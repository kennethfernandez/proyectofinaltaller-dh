==> flow/design.v <==
`timescale 1ns / 1ps
module RecorreRam(habilitador,DireccionRAM,enable,nivel2,nivel3,boton);
	 input habilitador;
	 input enable;
	 input boton;
	 input nivel2,nivel3;
	 output [25:0] DireccionRAM;
	 reg [25:0] DireccionRAMTemp1 = 26'b0;
	 reg [25:0] DireccionRAMTemp2 = 26'b00001010000101111111110000;
	 always @(negedge habilitador) begin 
	 DireccionRAMTemp1 <= ( DireccionRAMTemp1 <= 26'b00001010000101111111110000 & !enable)? 
							DireccionRAMTemp1 + 2 + nivel2 + nivel3: 26'b0;
	end
	always @(posedge habilitador) begin 
	 DireccionRAMTemp2 <= (boton & DireccionRAMTemp2 == 26'b0 & !enable)? 26'b1: 
							    (DireccionRAMTemp2 >= 26'b00000000000000000000000001 &
								  DireccionRAMTemp2 <= 26'b00000000011000000000000000 & !enable)? 
							    DireccionRAMTemp2 + 3 + nivel2 + nivel3: 26'b0;
	end
	assign DireccionRAM = (habilitador)? DireccionRAMTemp2: DireccionRAMTemp1;
endmodule
* Reports on RecorreRam *
Tool output for the design above, in the order of the flow.
Lines are those of the file above, counted from 1.
Operators carry their Yosys type and port widths (W data, S select, Z words).
Cell names lack the library's common part.
A cell with -- has no value.

inputs
  top = RecorreRam
  clock port = habilitador
  cell library = sky130hd
  library corner = tt_025C_1v80

* Elaborated design *
Counts by Yosys on the flattened word-level netlist (proc, flatten, opt, wreduce; memories kept). Register bits leave out memories and registers merged into their read ports (data or address); mux counts leave out enables and synchronous resets folded into registers. Print and check cells are left out. Cells with the same type and inputs are merged into one.

storage and ports
  flip-flop bits (word level) = 52
  latch bits = 0
  bits in writable memories = 0
  ROM bits = 0
  word width x clocked read ports = 0
  memory cells = 0
  input port bits = 5
  output and inout port bits = 26
  word-level cells = 23

cells by class
  add/sub/neg operators = 6
  multiply operators = 0
  divide/modulo/power cells = 0
  order comparisons = 3
  equality and inequality tests = 0
  shifts and indexed selects = 0
  muxes and demuxes = 2
  bitwise operators = 6
  reduce/logical cells = 3

operators with widths
  operator                 count
  $add A26 B1 Y26          4
  $add A26 B2 Y26 const B  2
  $ge A26 B1 Y1 const B    1
  $le A26 B17 Y1 const B   1
  $le A26 B22 Y1 const B   1
  $logic_not A26 Y1        1
  $mux W26                 1
  $and A1 B1 Y1            5
  $reduce_or A2 Y1         1
  $not A1 Y1               1
  $logic_not A1 Y1         1
  $mux W1                  1

* Longest topological paths *
Yosys ltp: most cells in a row. Word level: on the elaborated netlist, between registers, memories and ports. Mapped: between sequential cells and ports; inverters and the memories' decode and read muxes count.

depth
  word-level depth = 5
  ABC_AREA = 0
  gate-level depth with buffers = 10
  mapped depth without buffers = 10

* Netlist *
Source: synth_stat.txt of the flow (Yosys; design flattened, memories mapped). It holds for the ABC_AREA given above (unset counts as 0); a run with the other value may have another netlist.
Totals and module areas in this step are rounded.

mapped netlist
  cell count = 287
  cell area after synthesis = 0.0026 sq mm
  area of sequential cells = 0.001 sq mm
  mapped flip-flops = 52
  buffer cells = 11

cells by type
  cell      count  area in all (sq um)
  dfxtp_1   52     1.04E+03
  mux2_2    20     225.216
  xnor2_1   16     140.134
  nor3_1    22     110.106
  o21ai_0   18     90.086
  inv_1     17     63.811
  nor2_1    17     63.811
  ha_1      5      62.56
  nor4_1    10     62.56
  nand2_1   14     52.55
  xor2_1    6      52.55
  or3_1     8      50.048
  nand3_1   9      45.043
  a21oi_1   8      40.038
  fa_1      2      40.038
  and4_1    4      35.034
  nand4b_1  4      35.034
  a211oi_1  4      30.029

Not listed: further types 29, cells in them 51.

Record of 2 stored runs of the RTL-to-layout flow on RecorreRam, platform sky130hd. The runs are unordered. Constraints: input delay and output delay 20% of the set period each, output load 0.01 pF.
Values from the reports are rounded here.

Stored run 1
==> flow/run.sh <==
#!/bin/bash
# the make line also repeats the synthesis and layout settings of config.mk as NAME=value (left out here)
make -C /OpenROAD-flow-scripts/flow DESIGN_CONFIG=/design/flow/config.mk WORK_HOME=/design/flow/orfs CLKGATE_MAP_FILE= finish
==> flow/config.mk <==
export PLATFORM = sky130hd
export DESIGN_NAME = RecorreRam
export DESIGN_NICKNAME = RecorreRam
export VERILOG_FILES = /design/flow/design.v
export SDC_FILE = /design/flow/constraint.sdc
export NUM_CORES = 4
export LEC_CHECK = 0
export CAP_MARGIN = 20
export CELL_PAD_IN_SITES_GLOBAL_PLACEMENT = 2
export CORE_ASPECT_RATIO = 0.62
export CORE_MARGIN = 2
export CORE_UTILIZATION = 49
export CTS_CLUSTER_DIAMETER = 203
export CTS_CLUSTER_SIZE = 66
export MIN_ROUTING_LAYER = met1
export PLACE_DENSITY = 0.71
export SETUP_SLACK_MARGIN = 0.28
export SLEW_MARGIN = 20
export TNS_END_PERCENT = 90
==> flow/constraint.sdc <==
create_clock -name core_clock -period 4.47 [get_ports {habilitador}]
set_input_delay 0.8940 -clock core_clock [delete_from_list [all_inputs] [get_ports {habilitador}]]
set_output_delay 0.8940 -clock core_clock [all_outputs]
set_load 0.01 [all_outputs]

==> results of stored run 1 <==
did not finish, placement stopped with GPL-0301

Stored run 2
==> flow/run.sh <==
#!/bin/bash
# the make line also repeats the synthesis and layout settings of config.mk as NAME=value (left out here)
make -C /OpenROAD-flow-scripts/flow DESIGN_CONFIG=/design/flow/config.mk WORK_HOME=/design/flow/orfs CLKGATE_MAP_FILE= finish
==> flow/config.mk <==
export PLATFORM = sky130hd
export DESIGN_NAME = RecorreRam
export DESIGN_NICKNAME = RecorreRam
export VERILOG_FILES = /design/flow/design.v
export SDC_FILE = /design/flow/constraint.sdc
export NUM_CORES = 4
export LEC_CHECK = 0
export CAP_MARGIN = 5
export CELL_PAD_IN_SITES_DETAIL_PLACEMENT = 0
export CORE_ASPECT_RATIO = 1.77
export CORE_MARGIN = 9
export CORE_UTILIZATION = 61
export GPL_ROUTABILITY_DRIVEN = 1
export MAX_ROUTING_LAYER = met5
export SETUP_SLACK_MARGIN = 0.75
export SLEW_MARGIN = 30
==> flow/constraint.sdc <==
create_clock -name core_clock -period 6.7 [get_ports {habilitador}]
set_input_delay 1.3400 -clock core_clock [delete_from_list [all_inputs] [get_ports {habilitador}]]
set_output_delay 1.3400 -clock core_clock [all_outputs]
set_load 0.01 [all_outputs]

==> results of stored run 2 <==
chip area after synthesis (Yosys): 0.0026 sq mm
die area: 0.007 sq mm
standard-cell area of the final layout: 0.0039 sq mm
utilization: 95 %
worst setup slack after layout: 0.48 ns
total negative slack: 0.000 ns
worst hold slack: 0.52 ns
