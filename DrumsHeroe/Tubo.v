==> flow/design.v <==
`timescale 1ns / 1ps
module Tubo(clk, reset, enable, video_on,presentX,presentY,pixel,
				     maquinaOut,pintar,posicionY, posicionYS,contar);
	input  clk, reset, enable;
	input  video_on;
	input [9:0] presentX;
	input [9:0] presentY;
	input maquinaOut;
	input [9:0] posicionY;
	input contar;
	output [7:0] pixel;
	output pintar;
	output reg [9:0] posicionYS = 0;
	reg cuadrado1 = 0;
	reg cuadrado2 = 0;
	reg cuadrado3 = 0;
	reg cuadrado4 = 0;
	reg cuadrado5 = 0;
	reg [6:0] PuntoFuga = 0;
	parameter cuadro1 = 80;
	parameter cuadro2 = 176;
	parameter cuadro3 = 272;
	parameter cuadro4 = 368;
	parameter cuadro5 = 464;
	parameter colorC1 = 224;
	parameter colorC2 = 28;
	parameter colorC3 = 252;
	parameter colorC4 = 3;
	parameter colorC5 = 248;
	parameter fondoT = 255;
	parameter puntofinal = 480;
	parameter tamano = 64;
	always @(posedge clk) begin 
			posicionYS <= (reset | enable)? posicionY: 
			(contar)? ((posicionYS == puntofinal[9:0])? 10'b0:posicionYS + 1): posicionYS;
			PuntoFuga = (posicionYS == puntofinal[9:0])? 7'b0 :
			((PuntoFuga != tamano[6:0])? PuntoFuga + 1:tamano[6:0]); 
			cuadrado1 = ( presentX > (cuadro1) & presentX <= (cuadro1[9:0] + tamano[9:0])
			         & presentY > (posicionYS) & presentY <= (posicionYS+PuntoFuga))? 1'b1:1'b0;
			cuadrado2 = ( presentX > (cuadro2) & presentX <= (cuadro2[9:0] + tamano[9:0])
			         & presentY > (posicionYS) & presentY <= (posicionYS+PuntoFuga))? 1'b1:1'b0;
			cuadrado3 = ( presentX > (cuadro3) & presentX <= (cuadro3[9:0] + tamano[9:0])
			         & presentY > (posicionYS) & presentY <= (posicionYS+PuntoFuga))? 1'b1:1'b0;
			cuadrado4 = ( presentX > (cuadro4) & presentX <= (cuadro4[9:0] + tamano[9:0])
			         & presentY > (posicionYS) & presentY <= (posicionYS+PuntoFuga))? 1'b1:1'b0;
			cuadrado5 = ( presentX > (cuadro5) & presentX <= (cuadro5[9:0] + tamano[9:0])
			         & presentY > (posicionYS) & presentY <= (posicionYS+PuntoFuga))? 1'b1:1'b0;
	end
	assign pixel = (video_on && maquinaOut)? 
						(pintar && cuadrado1)? colorC1[7:0]:
						(pintar && cuadrado2)? colorC2[7:0]:
						(pintar && cuadrado3)? colorC3[7:0]:
						(pintar && cuadrado4)? colorC4[7:0]:
						(pintar && cuadrado5)? colorC5[7:0]:
						 fondoT[7:0]:fondoT[7:0];
	assign pintar = ((cuadrado1 || cuadrado2 || cuadrado3 || cuadrado4 || cuadrado5) == 1'b1);
endmodule
Tool chain data of Tubo

Tool output for the design above, in the order of the flow.
Lines are those of the file above, counted from 1.
Cell names lack the library's common part.
Not given: -

Design top: Tubo
Clock port: clk
Cell library: sky130hd
Corner: tt_025C_1v80

After elaboration

Yosys after proc, flatten, opt, wreduce and memory -nomap, before mapping. Memory bits, and registers merged into a memory's read port (data or address), are not among the register bits. Print and check cells are not counted. Equal cells are merged and count once.

Flip-flop bits (word level): 22
Input bits: 36
Output and inout bits: 19
Cells after elaboration: 67

Add/sub/neg operators: 3
Order comparisons: 12
Equal/unequal tests: 2
Mux-type cells: 16
Bitwise operators: 16
Reduce/logical cells: 11

Operator list:

| kind                                                                       | count |
| 8-bit two-way mux                                                          | 5 |
| 10-bit by 9-bit > comparator with 1-bit output with constant B             | 3 |
| 10-bit two-way mux                                                         | 3 |
| 10-bit by 8-bit less-or-equal comparator with 1-bit output with constant B | 2 |
| 10-bit by 9-bit less-or-equal comparator with 1-bit output with constant B | 2 |
| 1-bit bitwise AND                                                          | 15 |
| 7-bit two-way mux                                                          | 2 |
| 10-bit by 1-bit adder with 10-bit output with constant B                   | 1 |
| 10-bit > comparator                                                        | 1 |
| 10-bit less-or-equal comparator                                            | 1 |
| 10-bit less-or-equal comparator with constant B                            | 1 |
| 10-bit by 7-bit adder with 10-bit output                                   | 1 |
| 10-bit by 7-bit > comparator with 1-bit output with constant B             | 1 |
| 10-bit by 8-bit > comparator with 1-bit output with constant B             | 1 |
| 10-bit by 9-bit == test with 1-bit output with constant B                  | 1 |
| 7-bit by 1-bit adder with 7-bit output with constant B                     | 1 |
| 7-bit != test with constant B                                              | 1 |
| 1-bit logical AND                                                          | 6 |
| 1-bit two-way mux                                                          | 5 |
| 1-bit logical OR                                                           | 4 |
| 3-bit two-way mux                                                          | 1 |
| 2-bit nonzero test                                                         | 1 |
| 1-bit OR                                                                   | 1 |

Logic depth

Longest topological path by Yosys (ltp), each cell counted once; first at word level (registers and memories cut), then after technology mapping (sequential cells cut; the memories' decode and read muxes count).

Word-level depth: 11
ABC_AREA: 0
Mapped depth: 20

Mapped cells and area

Source: synth_stat.txt of the flow (Yosys; design flattened, memories mapped). It holds for the ABC_AREA given above (unset counts as 0); a run with the other value may have another netlist.
The area totals of this step are shown rounded.

Mapped cells: 241
Mapped area: 2090 µm²
Sequential part of the area: 541 µm²
Mapped flip-flops: 22
Buffer cells: 6

Cell types:

| type     | count |
| ha_1     | 31 |
| edfxtp_1 | 10 |
| dfxtp_1  | 12 |
| xnor2_1  | 15 |
| nor2_1   | 24 |
| nand3_1  | 14 |
| inv_1    | 16 |
| nand2_1  | 15 |
| o21ai_0  | 11 |
| nor3_1   | 9 |
| nand4_1  | 7 |
| xor2_1   | 5 |
| a21oi_1  | 8 |
| a22o_1   | 4 |
| buf_4    | 4 |
| nand2b_1 | 4 |
| o31ai_1  | 3 |
| o41a_1   | 2 |

Not listed: further types 35, cells in them 47.

Path before layout

Path of least setup slack by OpenSTA after synthesis, without wires, with an ideal clock, recovery checks aside; 20% of the period is set as input and as output delay. Where synthesis merged equal registers, the netlist keeps one of their names.

Kind: reg-to-reg
From: register posicionYS[1]
To: register cuadrado1
Period: 5.26 ns
Library setup time: 0.078 ns
Launch time at the first pin: 0.000 ns
Arrival time: 3.698 ns
Setup slack: 1.484 ns
Delay of the path: 3.776 ns
Driving pins on the path: 18
Synthesis period reached: 3.776 ns

"delay of the path" is the arrival time less input delay plus setup time.
"driving pins on the path" counts driving pins, that of a launching flip-flop among them; a cell with two outputs on the path counts twice.
"synthesis period reached" is the clock period less the worst setup slack; recovery checks do not enter. This is arithmetic on one report: input and output delays are still those of the set period (20% each).
Between the ends stands the longest chain of elaborated cells between them, by number of cells; it is not shown to be the way that was timed. Of several equally long chains one is given.
A line is the first line of the expression or statement that the cell stems from. Yosys adds cells for indexed reads and writes and turns some case tables into memories.

Cell sequence: edfxtp_1 -> inv_1 -> ha_1 -> nand4_1 -> nor4_4 -> a41o_1 -> nor2_1 -> ha_1 -> nand3_1 -> o211ai_2 -> o21ai_2 -> or4b_1 -> o311a_1 -> ha_1 -> nand4_1 -> nor3_1 -> o41a_1 -> nor3_1
Cells in the longest elaborated chain: 6
Elaborated cells on any way between the ends: 8
Classes of those cells: add/sub: 1; compare: 2; eq/ne: 1; mux: 2; logic: 2

Ends and longest elaborated chain, after synthesis:

| item                                      | line | RTL |
| start: declaration                        | 13   | `output reg [9:0] posicionYS = 0;` |
| start: assignment                         | 34   | `posicionYS <= (reset \| enable)? posicionY:` |
| 10-bit by 9-bit == test with 1-bit output | 36   | `PuntoFuga = (posicionYS == puntofinal[9:0])? 7'b0 :` |
| 7-bit two-way mux                         | 36   |  |
| 10-bit by 7-bit adder with 10-bit output  | 39   | `& presentY > (posicionYS) & presentY <= (posicionYS+PuntoFuga))? 1'b1:1'b0;` |
| 10-bit less-or-equal comparator           | 39   |  |
| 1-bit bitwise AND                         | 38   | `cuadrado1 = ( presentX > (cuadro1) & presentX <= (cuadro1[9:0] + tamano[9:0])` |
| 1-bit two-way mux                         | 38   |  |
| end: assignment                           | 38   |  |
| end: declaration                          | 14   | `reg cuadrado1 = 0;` |

Timing after layout

Path of least setup slack in the final report of run B (OpenROAD, finished layout, wires in). Where an end is a register, its clock arrival counts in the times.

Kind: reg-to-reg
From: register posicionYS[1]
To: register cuadrado4
Period: 4.77 ns
Library setup time: 0.07 ns
Launch time at the first pin: 0.27 ns
Arrival time: 4.47 ns
Setup slack: 0.50 ns
Driving pins on the path: 18

Between the ends stands the longest chain of elaborated cells between them, by number of cells; it is not shown to be the way that was timed. Of several equally long chains one is given.

Cell sequence: edfxtp_1 -> inv_1 -> ha_1 -> nand4_1 -> nor4_4 -> a41o_1 -> nor2_1 -> ha_1 -> nand3_1 -> o211ai_2 -> o21ai_2 -> or4b_1 -> o311a_1 -> ha_1 -> nand4_1 -> nor3_1 -> o41a_1 -> nor3_1
Cells in the longest elaborated chain: 6
Elaborated cells on any way between the ends: 8
Classes of those cells: add/sub: 1; compare: 2; eq/ne: 1; mux: 2; logic: 2

Ends and longest elaborated chain, post-layout:

| item                                      | line | RTL |
| start: declaration                        | 13   | `output reg [9:0] posicionYS = 0;` |
| start: assignment                         | 34   | `posicionYS <= (reset \| enable)? posicionY:` |
| 10-bit by 9-bit == test with 1-bit output | 36   | `PuntoFuga = (posicionYS == puntofinal[9:0])? 7'b0 :` |
| 7-bit two-way mux                         | 36   |  |
| 10-bit by 7-bit adder with 10-bit output  | 45   | `& presentY > (posicionYS) & presentY <= (posicionYS+PuntoFuga))? 1'b1:1'b0;` |
| 10-bit less-or-equal comparator           | 45   |  |
| 1-bit bitwise AND                         | 44   | `cuadrado4 = ( presentX > (cuadro4) & presentX <= (cuadro4[9:0] + tamano[9:0])` |
| 1-bit two-way mux                         | 44   |  |
| end: assignment                           | 44   |  |
| end: declaration                          | 17   | `reg cuadrado4 = 0;` |

Appendix: measured runs

2 stored runs of Tubo in the flow (synthesis by Yosys, layout by OpenROAD, sky130hd cells), in arbitrary order. Constraints: input delay and output delay 20% of the set period each, output load 0.01 pF.
Results are given in rounded form.
Among the settings, . means not set for that run.
Among the results, . means that no value is shown for the run.

| setting or result                         | run A | run B |
| period_ns                                 | 6.76  | 4.77  |
| CORE_UTILIZATION                          | 61    | 31    |
| SETUP_SLACK_MARGIN                        | 0.87  | .     |
| PLACE_DENSITY                             | 0.38  | .     |
| CELL_PAD_IN_SITES_GLOBAL_PLACEMENT        | 3     | 3     |
| TNS_END_PERCENT                           | 30    | 15    |
| GPL_TIMING_DRIVEN                         | 1     | .     |
| CTS_CLUSTER_SIZE                          | 64    | 80    |
| CTS_CLUSTER_DIAMETER                      | 307   | 72    |
| SLEW_MARGIN                               | 5     | 20    |
| MAX_ROUTING_LAYER                         | met4  | met4  |
| CAP_MARGIN                                | 20    | 20    |
| CORE_MARGIN                               | 2     | 2     |
| PLACE_DENSITY_LB_ADDON                    | .     | 0.05  |
| GPL_ROUTABILITY_DRIVEN                    | .     | 0     |
| worst hold slack after layout (ns)        | .     | 0.521 |
| worst slack on setup checks (ns)          | .     | 0.504 |
| total negative slack on setup checks (ns) | .     | 0.000 |
| utilization after layout                  | .     | 0.431 |
| chip area after synthesis (Yosys) (µm²)   | .     | 2090  |
| die area (µm²)                            | .     | 7400  |

Run A: not finished: placement ended with error GPL-0301
